==> flow/design.v <==
module erg_calc(clk, reset, keyb_data, keyb_clk, disp_n1, disp_op, disp_n2, disp_eq, disp_r1, disp_r0);
	input keyb_clk;  
	input clk, reset, keyb_data;  
	output [6:0] disp_n1, disp_op, disp_n2, disp_eq, disp_r1, disp_r0; 
	wire clk, reset, keyb_data, keyb_clk;
	reg [6:0] disp_n1, disp_op, disp_n2, disp_eq, disp_r1, disp_r0;
	reg addition, err;
	reg [3:0] num1, num2;
	reg [2:0] curr_state, next_state;
	wire [4:0] res;
	wire [3:0] disp_res1, disp_res0;	
	reg [6:0] LEDv [14:0];
	parameter INIT_ST = 3'b000; 
	parameter WAIT_N1 = 3'b001; 
	parameter WAIT_OP = 3'b010; 
	parameter WAIT_N2 = 3'b011; 
	parameter WAIT_EQ = 3'b100; 
	parameter NEXT_ST = 3'b101; 
	reg [5:0] keyb_clk_sample;
	reg [10:0] keyb_data_reg;
	reg [3:0] dec_key;
	always @ (posedge clk or posedge reset)  
		if(reset) keyb_clk_sample <= 6'b000000;
		else keyb_clk_sample <= {keyb_clk, keyb_clk_sample[5:1]};
	always @ (posedge clk or posedge reset) begin  
		if(reset) keyb_data_reg <= 11'b11111111111;
		else if(!keyb_data_reg[0]) keyb_data_reg <= 11'b11111111111;
		else if(keyb_clk_sample == 6'b000111) keyb_data_reg <= {keyb_data, keyb_data_reg[10:1]};
	end
	always @ (posedge clk or posedge reset) begin
		if(reset) dec_key <= 4'd14;
		else if(!keyb_data_reg[0]) begin
			case(keyb_data_reg[8:1]) 
				8'h45: dec_key <= 4'd0;
				8'h70: dec_key <= 4'd0;
				8'h16: dec_key <= 4'd1;
				8'h69: dec_key <= 4'd1;
				8'h1e: dec_key <= 4'd2;
				8'h72: dec_key <= 4'd2;
				8'h26: dec_key <= 4'd3;
				8'h7a: dec_key <= 4'd3;
				8'h25: dec_key <= 4'd4;
				8'h6b: dec_key <= 4'd4;
				8'h2e: dec_key <= 4'd5;
				8'h73: dec_key <= 4'd5;
				8'h36: dec_key <= 4'd6;
				8'h74: dec_key <= 4'd6;
				8'h3d: dec_key <= 4'd7;
				8'h6c: dec_key <= 4'd7;
				8'h3e: dec_key <= 4'd8;
				8'h75: dec_key <= 4'd8;
				8'h46: dec_key <= 4'd9;
				8'h7d: dec_key <= 4'd9;
				8'h79: dec_key <= 4'd10;
				8'h4e: dec_key <= 4'd11;
				8'h7b: dec_key <= 4'd11;
				8'h55: dec_key <= 4'd12;
				8'h5a: dec_key <= 4'd12;
				default: dec_key <= 4'd15;
			endcase
		end
	end
	assign res = {1'd0,num1} + ({1'd0,num2} ^ {5{addition}}) + {4'd0,addition};  
	assign disp_res1 = (res < 5'd10)? 4'd13:(res > 5'd18)?4'd11:4'd1;
	assign disp_res0 = ((res < 5'd19)?res[3:0]:-res[3:0])%10;
	always @ (posedge clk or posedge reset) begin
		if (reset) begin  
			addition <= 1'b0;
			err <= 1'b0;
			num1 <= 4'd0;
			num2 <= 4'd0;
			curr_state <= WAIT_N1;
			next_state <= WAIT_N1;
			disp_n1 <= LEDv[13];
			disp_op <= LEDv[13];
			disp_n2 <= LEDv[13];
			disp_eq <= LEDv[13];
			disp_r1 <= LEDv[13];
			disp_r0 <= LEDv[13];
		end
		else begin
			case (next_state)
				INIT_ST: begin 
					if (dec_key > 4'd9) err <= 1'b1;
					else begin
						num1 <= 4'd0;
						num2 <= 4'd0;
						addition <= 1'b0;
						disp_n1 <= LEDv[13];
						disp_op <= LEDv[13];
						disp_n2 <= LEDv[13];
						disp_eq <= LEDv[13];
						disp_r1 <= LEDv[13];
						disp_r0 <= LEDv[13];
						err <= 1'b0;
					end
					curr_state <= next_state;
					next_state <= NEXT_ST;
				end
				WAIT_N1: begin
					if (dec_key == 4'd15) begin
						disp_n1 <= LEDv[14];		 
						err <= 1'b1;
					end
					else if (dec_key > 4'd9) begin
						disp_n1 <= LEDv[13];		 
						err <= 1'b1;
					end
					else begin
						disp_n1 <= LEDv[dec_key];	 
						num1 <= dec_key;
						err <= 1'b0;
					end
					curr_state <= next_state;
					next_state <= NEXT_ST;
				end
				WAIT_OP: begin
					if (dec_key == 4'd15) begin		 
						disp_op <= LEDv[14];
						err <= 1'b1;
					end
					if (dec_key == 4'd10) begin
						disp_op <= LEDv[10];		 
						addition <= 1'b0;
						err <= 1'b0;
					end
					else if (dec_key == 4'd11) begin
						disp_op <= LEDv[11];		 
						addition <= 1'b1;
						err <= 1'b0;
					end
					else begin
						disp_op <= LEDv[13];	 
						err <= 1'b1;
					end
					curr_state <= next_state;
					next_state <= NEXT_ST;
				end
				WAIT_N2: begin
					if (dec_key == 4'd15) begin
						disp_n2 <= LEDv[14];		 
						err <= 1'b1;
					end
					else if (dec_key > 4'd9) begin
						disp_n2 <= LEDv[13];		 
						err <= 1'b1;
					end
					else begin
						disp_n2 <= LEDv[dec_key];	 
						num2 <= dec_key;
						err <= 1'b0;
					end
					curr_state <= next_state;
					next_state <= NEXT_ST;	
				end
				WAIT_EQ: begin
					if (dec_key == 4'd12) begin		 
						disp_eq <= LEDv[12];
						disp_r1 <= LEDv[disp_res1];
						disp_r0 <= LEDv[disp_res0];
						err <= 1'b0;
					end
					else begin						 
						disp_eq <= LEDv[13];
						err <= 1'b1;
					end
					curr_state <= next_state;
					next_state <= NEXT_ST;
				end
				NEXT_ST:
					if (err)
						next_state <= curr_state;			
					else if (curr_state == INIT_ST)
						next_state <= WAIT_N1;
					else if (curr_state == WAIT_N1)
						next_state <= WAIT_OP;
					else if (curr_state == WAIT_OP)
						next_state <= WAIT_N2;
					else if (curr_state == WAIT_N2)
						next_state <= WAIT_EQ;
					else if (curr_state == WAIT_EQ)
						next_state <= INIT_ST;
				default: begin  
						addition <= 1'b0;
						err <= 1'b0;
						num1 <= 4'd0;
						num2 <= 4'd0;
						curr_state <= INIT_ST;
						next_state <= WAIT_N1;
						disp_n1 <= LEDv[13];
						disp_op <= LEDv[13];
						disp_n2 <= LEDv[13];
						disp_eq <= LEDv[13];
						disp_r1 <= LEDv[13];
						disp_r0 <= LEDv[13];
					end
			endcase
		end
	end
	always @ (posedge clk or posedge reset)
		if (reset) begin
			LEDv[0] <= 7'b1000000;	 
			LEDv[1] <= 7'b1111001;	 
			LEDv[2] <= 7'b0100100;	 
			LEDv[3] <= 7'b0110000;	 
			LEDv[4] <= 7'b0011001;	 
			LEDv[5] <= 7'b0010010;	 
			LEDv[6] <= 7'b0000010;	 
			LEDv[7] <= 7'b1111000;	 
			LEDv[8] <= 7'b0000000;	 
			LEDv[9] <= 7'b0010000;	 
			LEDv[10] <= 7'b0111001;	 
			LEDv[11] <= 7'b0111111;	 
			LEDv[12] <= 7'b0110111;	 
			LEDv[13] <= 7'b1111111;	 
			LEDv[14] <= 7'b0000110;	 
		end
endmodule
== Reports on erg_calc ==
The steps from the RTL of erg_calc to its reports follow in flow order.
Line numbers count from 1 in the design file above.
Operators: Yosys type, input widths -> output width; for muxes data width and select width s.
Library cell names are shortened.
Not given: -

* Design top: erg_calc
* Clock: clk
* Standard-cell library: sky130hd
* Library corner: tt_025C_1v80

== Elaborated design ==
Source: Yosys, flattened and elaborated. Widths are those after wreduce. Registers that Yosys merges into a memory's read port (data or address) are not register bits. Print and check cells do not count. Equal cells are merged and count once.

* Flip-flop bits (word level): 79
* Input port bits: 4

* Add/subtract/negate cells: 3
* Div/mod/pow operators: 1
* Magnitude comparators: 4
* Eq/ne operators: 87
* Muxes and demuxes: 46
* Bitwise gates (word level): 5
* Reduce/logical cells: 31

{| class="wikitable"
|+ Operators by type and width
! kind !! count
|-
| $pmux 7 s15 || 3
|-
| $eq 8x7->1 const B || 17
|-
| $mod 32x4->32 const B || 1
|-
| $pmux 7 s3 || 6
|-
| $eq 4x4->1 const B || 22
|-
| $mux 7 || 8
|-
| $pmux 4 s13 || 1
|-
| $eq 4x3->1 const B || 12
|-
| $eq 8x6->1 const B || 6
|-
| $neg 4->32 || 1
|-
| $mux 32 || 1
|-
| $reduce_or 2->1 || 13
|-
| $eq 4x2->1 const B || 6
|-
| $pmux 4 s3 || 2
|-
| $mux 11 || 2
|-
| $mux 4 || 5
|-
| $mux 3 || 6
|-
| $reduce_or 4->1 || 4
|-
| $eq 8x5->1 const B || 2
|-
| $ne 2x2->1 const B || 6
|-
| $eq 3x2->1 const B || 4
|-
| $eq 4x1->1 const B || 3
|-
| $logic_not 4->1 || 3
|-
| $pmux 3 s2 || 2
|-
| $eq 3x3->1 const B || 3
|-
| $reduce_and 2->1 || 4
|-
| $reduce_and 4->1 || 2
|-
| $mux 1 || 8
|}

Not listed: further kinds 18, cells in them 24.

== Depth ==
Yosys ltp: most cells in a row. Word level: on the elaborated netlist, between registers, memories and ports. Mapped: between sequential cells and ports; inverters and the memories' decode and read muxes count.

* Word-level depth: 10
* ABC_AREA: 1
* Gate-level depth with buffers: 28
* Mapped depth without buffers: 27

== Mapped cells and area ==
Yosys stat after the flow's synthesis: flattened, memories mapped to cells. It holds for the ABC_AREA given above (unset counts as 0); a run with the other value may have another netlist.
Totals and module areas in this step are rounded.

{| class="wikitable"
|+ Cells by type
! cell type !! count !! area in all (µm²)
|-
| dfstp_2 || 43 || 1.13E+03
|-
| dfrtp_1 || 21 || 525.504
|-
| inv_1 || 85 || 319.056
|-
| nand2_1 || 79 || 296.534
|-
| nor2_1 || 49 || 183.926
|-
| nand3_1 || 26 || 130.125
|-
| o21ai_0 || 26 || 130.125
|-
| buf_4 || 15 || 112.608
|-
| a22oi_1 || 12 || 90.086
|-
| a21oi_1 || 16 || 80.077
|-
| nand2_4 || 7 || 78.826
|-
| ha_1 || 6 || 75.072
|-
| nor3_1 || 13 || 65.062
|-
| nand2_2 || 10 || 62.56
|-
| xor2_1 || 7 || 61.309
|-
| nand4_1 || 8 || 50.048
|-
| nand3_2 || 4 || 40.038
|-
| a31oi_1 || 5 || 31.28
|}

Other cell types: 32; their cells: 60.

* Cells in the netlist: 492
* Chip area (Yosys): 3910 µm²
* Sequential part of the area: 1660 µm²
* Flip-flops: 64
* Buffers: 21

== Timing after synthesis ==
Source: OpenSTA report_checks on the synthesized netlist (no wires, ideal clock, input and output delay 20% of the period each), path of least setup slack; recovery checks are left aside. Register names are those of the netlist, which keeps one name where synthesis merged equal registers.

* Path type: flip-flop to flip-flop
* From: register addition
* To: register disp_r0[3]
* Clock period: 3.45 ns
* Library setup time: 0.074 ns
* Time at the first pin: 0.000 ns
* Data arrival time: 2.893 ns
* Required time: 3.376 ns
* Setup slack: 0.483 ns
* Delay of the path: 2.967 ns
* Stages: 24
* Path buffers: 1
* Period reached after synthesis: 2.967 ns

"delay of the path" is the arrival time less input delay plus setup time.
"stages" counts driving pins, that of a launching flip-flop among them; a cell with two outputs on the path counts twice.
"period reached after synthesis" is the clock period less the worst setup slack; recovery checks do not enter. This is arithmetic on one report: input and output delays are still those of the set period (20% each).
The rows between start and end are the longest chain of elaborated cells between them; the timing report does not say that the signal goes this way. Where chains are equally long, one stands for them.
A line is the first line of the expression or statement that the cell stems from. Yosys adds cells for indexed reads and writes and turns some case tables into memories.
At most two assigning lines are given for a register; there are more.

* Cells stage by stage: dfrtp_1 buf_6 inv_4 nand2_1 and2_1 fa_1 xnor2_2 inv_1 nor3_1 ha_1 inv_1 nand2_1 nand3_1 nand2_1 nand2_1 nand2_2 nand2_4 nand4_1 nand2_2 nor2_2 nand2_1 nand3_1 nor2_1 nor2_1
* Cells in the longest elaborated chain: 10
* Elaborated cells on any way between the ends: 25
* RTL lines with such cells: 5

{| class="wikitable"
|+ Ends and longest elaborated chain, post-synthesis
! item !! RTL line !! RTL
|-
| start: declaration || 7 || <nowiki>reg addition, err;</nowiki>
|-
| start: assignment || 68 || <nowiki>addition <= 1'b0;</nowiki>
|-
| start: assignment || 88 || <nowiki>addition <= 1'b0;</nowiki>
|-
| $xor 4x5->5 || 63 || <nowiki>assign res = {1'd0,num1} + ({1'd0,num2} ^ {5{addition}}) + {4'd0,addition};</nowiki>
|-
| $add 4x5->5 || 63 ||
|-
| $add 5x1->5 || 63 ||
|-
| $neg 4->32 || 65 || <nowiki>assign disp_res0 = ((res < 5'd19)?res[3:0]:-res[3:0])%10;</nowiki>
|-
| $mux 32 || 65 ||
|-
| $mod 32x4->32 || 65 ||
|-
| $eq 4x4->1 || 160 || <nowiki>disp_r0 <= LEDv[disp_res0];</nowiki>
|-
| $pmux 7 s15 || 160 ||
|-
| $mux 7 || 157 || <nowiki>if (dec_key == 4'd12) begin</nowiki>
|-
| $pmux 7 s3 || 82 || <nowiki>case (next_state)</nowiki>
|-
| end: assignment || 79 || <nowiki>disp_r0 <= LEDv[13];</nowiki>
|-
| end: assignment || 94 || <nowiki>disp_r0 <= LEDv[13];</nowiki>
|-
| end: declaration || 4 || <nowiki>output [6:0] disp_n1, disp_op, disp_n2, disp_eq, disp_r1, disp_r0;</nowiki>
|}

== Timing after layout ==
Path of least setup slack in the final report of run 2 (OpenROAD, finished layout, wires in). Where an end is a register, its clock arrival counts in the times.

* Path type: flip-flop to flip-flop
* From: register num2[0]
* To: register disp_r0[2]
* Clock period: 2.17 ns
* Library setup time: 0.06 ns
* Time at the first pin: 0.35 ns
* Data arrival time: 3.85 ns
* Required time: 2.45 ns
* Setup slack: -1.40 ns
* Stages: 24
* Path buffers: 0

The rows between start and end are the longest chain of elaborated cells between them; the timing report does not say that the signal goes this way. Where chains are equally long, one stands for them.
At most two assigning lines are given for a register; there are more.

* Cells stage by stage: dfrtp_1 inv_1 nand2_2 and2_4 fa_2 inv_1 ha_2 xnor2_2 nand2_8 nand2_4 nand2_4 nand2_8 inv_8 nand2_8 nand2_8 nand2_2 inv_1 nand2_4 nand2_8 nor2_4 nand3_2 nand3_2 nand2_1 inv_1
* Cells in the longest elaborated chain: 10
* Elaborated cells on any way between the ends: 25
* RTL lines with such cells: 5

{| class="wikitable"
|+ Ends and longest elaborated chain, after layout
! item !! RTL line !! RTL
|-
| start: declaration || 8 || <nowiki>reg [3:0] num1, num2;</nowiki>
|-
| start: assignment || 71 || <nowiki>num2 <= 4'd0;</nowiki>
|-
| start: assignment || 150 || <nowiki>num2 <= dec_key;</nowiki>
|-
| $xor 4x5->5 || 63 || <nowiki>assign res = {1'd0,num1} + ({1'd0,num2} ^ {5{addition}}) + {4'd0,addition};</nowiki>
|-
| $add 4x5->5 || 63 ||
|-
| $add 5x1->5 || 63 ||
|-
| $neg 4->32 || 65 || <nowiki>assign disp_res0 = ((res < 5'd19)?res[3:0]:-res[3:0])%10;</nowiki>
|-
| $mux 32 || 65 ||
|-
| $mod 32x4->32 || 65 ||
|-
| $eq 4x4->1 || 160 || <nowiki>disp_r0 <= LEDv[disp_res0];</nowiki>
|-
| $pmux 7 s15 || 160 ||
|-
| $mux 7 || 157 || <nowiki>if (dec_key == 4'd12) begin</nowiki>
|-
| $pmux 7 s3 || 82 || <nowiki>case (next_state)</nowiki>
|-
| end: assignment || 79 || <nowiki>disp_r0 <= LEDv[13];</nowiki>
|-
| end: assignment || 94 || <nowiki>disp_r0 <= LEDv[13];</nowiki>
|-
| end: declaration || 4 || <nowiki>output [6:0] disp_n1, disp_op, disp_n2, disp_eq, disp_r1, disp_r0;</nowiki>
|}

Measured data: module erg_calc, platform sky130hd, 2 stored runs of the flow under differing settings, order arbitrary. Input and output delays are each 20% of the period that was set; the output load is 0.01 pF.
By "achieved clock period" is meant the clock period of the run minus its worst setup slack. This is arithmetic on one report: input and output delays are still those of the set period (20% each).
"worst setup path time" is the time allowed to the run's worst setup path (the clock period less input and output delay, where it has them) less its slack. Clock arrival times count: a late capture clock shortens it, a late launch clock lengthens it.
"power" rests on the timing tool's default activity at the inputs, not on a simulated workload.
The measured numbers are rounded.

Run 1
==> flow/run.sh <==
#!/bin/bash
# the make line also repeats the synthesis and layout settings of config.mk as NAME=value (left out here)
make -C /OpenROAD-flow-scripts/flow DESIGN_CONFIG=/design/flow/config.mk WORK_HOME=/design/flow/orfs CLKGATE_MAP_FILE= finish
==> flow/config.mk <==
export PLATFORM = sky130hd
export DESIGN_NAME = erg_calc
export DESIGN_NICKNAME = erg_calc
export VERILOG_FILES = /design/flow/design.v
export SDC_FILE = /design/flow/constraint.sdc
export NUM_CORES = 4
export LEC_CHECK = 0
export CAP_MARGIN = 30
export CELL_PAD_IN_SITES_DETAIL_PLACEMENT = 2
export CORE_ASPECT_RATIO = 0.53
export CORE_MARGIN = 2
export CORE_UTILIZATION = 42
export GPL_TIMING_DRIVEN = 1
export PLACE_DENSITY = 0.6
export SETUP_SLACK_MARGIN = 0.03
export SLEW_MARGIN = 20
==> flow/constraint.sdc <==
create_clock -name core_clock -period 3.01 [get_ports {clk}]
set_input_delay 0.6020 -clock core_clock [delete_from_list [all_inputs] [get_ports {clk}]]
set_output_delay 0.6020 -clock core_clock [all_outputs]
set_load 0.01 [all_outputs]

==> results of run 1 <==
did not finish, routing stopped with DPL-0033

Run 2
==> flow/run.sh <==
#!/bin/bash
# the make line also repeats the synthesis and layout settings of config.mk as NAME=value (left out here)
make -C /OpenROAD-flow-scripts/flow DESIGN_CONFIG=/design/flow/config.mk WORK_HOME=/design/flow/orfs CLKGATE_MAP_FILE= finish
==> flow/config.mk <==
export PLATFORM = sky130hd
export DESIGN_NAME = erg_calc
export DESIGN_NICKNAME = erg_calc
export VERILOG_FILES = /design/flow/design.v
export SDC_FILE = /design/flow/constraint.sdc
export NUM_CORES = 4
export LEC_CHECK = 0
export ABC_AREA = 1
export CAP_MARGIN = 20
export CELL_PAD_IN_SITES_DETAIL_PLACEMENT = 1
export CORE_ASPECT_RATIO = 0.86
export CORE_MARGIN = 2
export CORE_UTILIZATION = 19
export CTS_CLUSTER_DIAMETER = 218
export CTS_CLUSTER_SIZE = 28
export GPL_TIMING_DRIVEN = 1
export MIN_ROUTING_LAYER = met1
export PLACE_DENSITY = 0.83
export SLEW_MARGIN = 20
export TNS_END_PERCENT = 5
==> flow/constraint.sdc <==
create_clock -name core_clock -period 2.17 [get_ports {clk}]
set_input_delay 0.4340 -clock core_clock [delete_from_list [all_inputs] [get_ports {clk}]]
set_output_delay 0.4340 -clock core_clock [all_outputs]
set_load 0.01 [all_outputs]

==> results of run 2 <==
chip area after synthesis (Yosys): 3910 µm²
die area: 21700 µm²
utilization: 0.284
worst setup slack after layout: -1.40 ns
worst hold slack: 0.378 ns
power: 2780 µW
achieved clock period: 3.565 ns
worst setup path time: 3.57 ns
worst setup path kind: flip-flop to flip-flop
